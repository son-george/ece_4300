==> flow/design.v <==
`timescale 1ns / 1ps
module Instr_Mem(
    input [31:0] addr,  
    input clk,
    output reg [31:0] Instr  
    );
    reg [31:0] memory [0:31];  
    initial begin
            memory[0] = 32'hA00000AA;
            memory[1] = 32'h10000011;
            memory[2] = 32'h20000022;
            memory[3] = 32'h30000033;
            memory[4] = 32'h40000044;
            memory[5] = 32'h50000055;
            memory[6] = 32'h60000066;
            memory[7] = 32'h70000077;
            memory[8] = 32'h80000088;
            memory[9] = 32'h90000099;
    end
    wire [31:0] word_addr = addr >>2;
    always @(posedge clk) begin
        if (word_addr < 10)
            Instr = memory[word_addr];
        else
            Instr = 32'h00000000;
    end
endmodule
* Step by step through the tools: Instr_Mem
What the tools print for Instr_Mem, step after step.
Line numbers count from 1 in the design file above.
Operators carry their Yosys type and port widths (W data, S select, Z words).
Library cell names are shortened.
Not given: -
- Design top :: Instr_Mem
- Clock port :: clk
- Library :: sky130hd
- Corner :: tt_025C_1v80

* Word-level counts
Source: Yosys, flattened and elaborated, memories not mapped. Widths are those after wreduce; folded enables and synchronous resets count as part of the registers. Registers that Yosys merges into a memory's read port (data or address) are not register bits. Print and check cells do not count. Equal cells are merged and count once.
Yosys's memory passes give these memory sizes; they may raise the number of words (mostly to a power of two), join words into wider ones and drop unused or constant bits.
- Reduce/logical cells :: 1
- $lt $le $gt $ge :: 1
** Operators by type and width (number)
- $lt A30 B4 Y1 const B :: 1
- $logic_not A1 Y1 :: 1
- Memory bits (read-only) :: 384
- Memory cells :: 1
- Word width x clocked read ports :: 12
- Register bits after elaboration :: 32
- Output and inout port bits :: 32
** Memories
- memory :: words 32, bits a word 12, read ports 1, wr ports 0, line 7 : reg [31:0] memory [0:31];

* Logic depth
Depth = most cells in a row (Yosys ltp): at word level without a register or memory, in the mapped netlist without a sequential cell, where the memories' decode and read muxes count.
- Depth in word-level cells :: 2
- ABC_AREA :: 0
- Gate-level depth with buffers :: 3
- Depth with buffers taken out :: 3

* Mapped cells and area
Source: synth_stat.txt of the flow (Yosys; design flattened, memories mapped). It holds for the ABC_AREA given above (unset counts as 0); a run with the other value may have another netlist.
The area totals of this step are shown rounded.
- Flip-flops :: 4
- Buffer cells :: 28
- Cells in the netlist :: 52
- Sequential area :: 80.1 sq um
- Cell area after synthesis :: 444 sq um
** Cell types
- buf_4 :: number 28, area in all 210.202 sq um
- dfxtp_1 :: number 4, area in all 80.077 sq um
- nor4_2 :: number 3, area in all 37.536 sq um
- nor4_4 :: number 1, area in all 21.27 sq um
- nor4_1 :: number 3, area in all 18.768 sq um
- nor2_1 :: number 4, area in all 15.014 sq um
- nor3_1 :: number 3, area in all 15.014 sq um
- nor4b_2 :: number 1, area in all 15.014 sq um
- nand4_2 :: number 1, area in all 12.512 sq um
- nand4_1 :: number 1, area in all 6.256 sq um
- o21ai_0 :: number 1, area in all 5.005 sq um
- conb_1 :: number 1, area in all 3.754 sq um
- inv_1 :: number 1, area in all 3.754 sq um

* Timing after synthesis
Path of least setup slack by OpenSTA after synthesis, without wires, with an ideal clock, recovery checks aside; 20% of the period is set as input and as output delay. Where synthesis merged equal registers, the netlist keeps one of their names.
- Path type :: input to register
- Start :: input port addr[22]
- End :: register Instr[30]
- Delay of the path :: 778 ps
- Time at the first pin :: 290 ps
- Period :: 1450 ps
- Driving pins on the path :: 3
- Required time :: 1362 ps
- Buffers on the path :: 0
- Setup time :: 88 ps
- Data arrival time :: 980 ps
- Slack :: 383 ps
- Period reached after synthesis :: 1067 ps
"delay of the path" = arrival - input delay + setup time.
"driving pins on the path" counts driving pins, that of a launching flip-flop among them; a cell with two outputs on the path counts twice.
"period reached after synthesis" is the clock period less the worst setup slack; recovery checks do not enter. This is arithmetic on one report: input and output delays are still those of the set period (20% each).
Between the ends stands the longest chain of elaborated cells between them, by number of cells; it is not shown to be the way that was timed. Of several equally long chains one is given.
Each line given opens the expression or statement behind the cell; cells for indexed reads and writes are added by Yosys, which also makes memories of some case tables.
- Path through :: nor4_2 -> nand4_2 -> nor4b_2
- Cells in the longest elaborated chain :: 2
- Elaborated cells on any way between the ends :: 2
- Source lines of those cells :: 1
** Ends and longest elaborated chain, post-synthesis
- start, declared :: line 3 : input [31:0] addr,
- $lt A30 B4 Y1 :: line 22 : if (word_addr < 10)
- $logic_not A1 Y1
- end, declared :: line 5 : output reg [31:0] Instr

Below are 2 stored runs of the flow (Yosys, OpenROAD; platform sky130hd) on Instr_Mem, each with its settings, unordered. Constraints: input delay and output delay 20% of the set period each, output load 0.01 pF.

* Flow run 1
** Files
==> flow/run.sh <==
#!/bin/bash
# the make line also repeats the synthesis and layout settings of config.mk as NAME=value (left out here)
make -C /OpenROAD-flow-scripts/flow DESIGN_CONFIG=/design/flow/config.mk WORK_HOME=/design/flow/orfs CLKGATE_MAP_FILE= finish
==> flow/config.mk <==
export PLATFORM = sky130hd
export DESIGN_NAME = Instr_Mem
export DESIGN_NICKNAME = Instr_Mem
export VERILOG_FILES = /design/flow/design.v
export SDC_FILE = /design/flow/constraint.sdc
export NUM_CORES = 4
export LEC_CHECK = 0
export CAP_MARGIN = 20
export CELL_PAD_IN_SITES_GLOBAL_PLACEMENT = 1
export CORE_MARGIN = 2
export CORE_UTILIZATION = 44
export CTS_CLUSTER_DIAMETER = 24
export CTS_CLUSTER_SIZE = 48
export GPL_TIMING_DRIVEN = 0
export MAX_ROUTING_LAYER = met5
export PLACE_DENSITY_LB_ADDON = 0.29
export SETUP_SLACK_MARGIN = -0.13
export SLEW_MARGIN = 20
==> flow/constraint.sdc <==
create_clock -name core_clock -period 1.37 [get_ports {clk}]
set_input_delay 0.2740 -clock core_clock [delete_from_list [all_inputs] [get_ports {clk}]]
set_output_delay 0.2740 -clock core_clock [all_outputs]
set_load 0.01 [all_outputs]
** Results
Stopped before the end: placement reported FLW-0024.

* Flow run 2
** Files
==> flow/run.sh <==
#!/bin/bash
# the make line also repeats the synthesis and layout settings of config.mk as NAME=value (left out here)
make -C /OpenROAD-flow-scripts/flow DESIGN_CONFIG=/design/flow/config.mk WORK_HOME=/design/flow/orfs CLKGATE_MAP_FILE= finish
==> flow/config.mk <==
export PLATFORM = sky130hd
export DESIGN_NAME = Instr_Mem
export DESIGN_NICKNAME = Instr_Mem
export VERILOG_FILES = /design/flow/design.v
export SDC_FILE = /design/flow/constraint.sdc
export NUM_CORES = 4
export LEC_CHECK = 0
export CAP_MARGIN = 5
export CELL_PAD_IN_SITES_GLOBAL_PLACEMENT = 2
export CORE_ASPECT_RATIO = 0.63
export CORE_MARGIN = 6
export CORE_UTILIZATION = 68
export CTS_CLUSTER_DIAMETER = 111
export CTS_CLUSTER_SIZE = 84
export PLACE_DENSITY_LB_ADDON = 0.14
export SLEW_MARGIN = 20
==> flow/constraint.sdc <==
create_clock -name core_clock -period 1.66 [get_ports {clk}]
set_input_delay 0.3320 -clock core_clock [delete_from_list [all_inputs] [get_ports {clk}]]
set_output_delay 0.3320 -clock core_clock [all_outputs]
set_load 0.01 [all_outputs]
** Results
Stopped before the end: floorplanning reported PDN-0185.
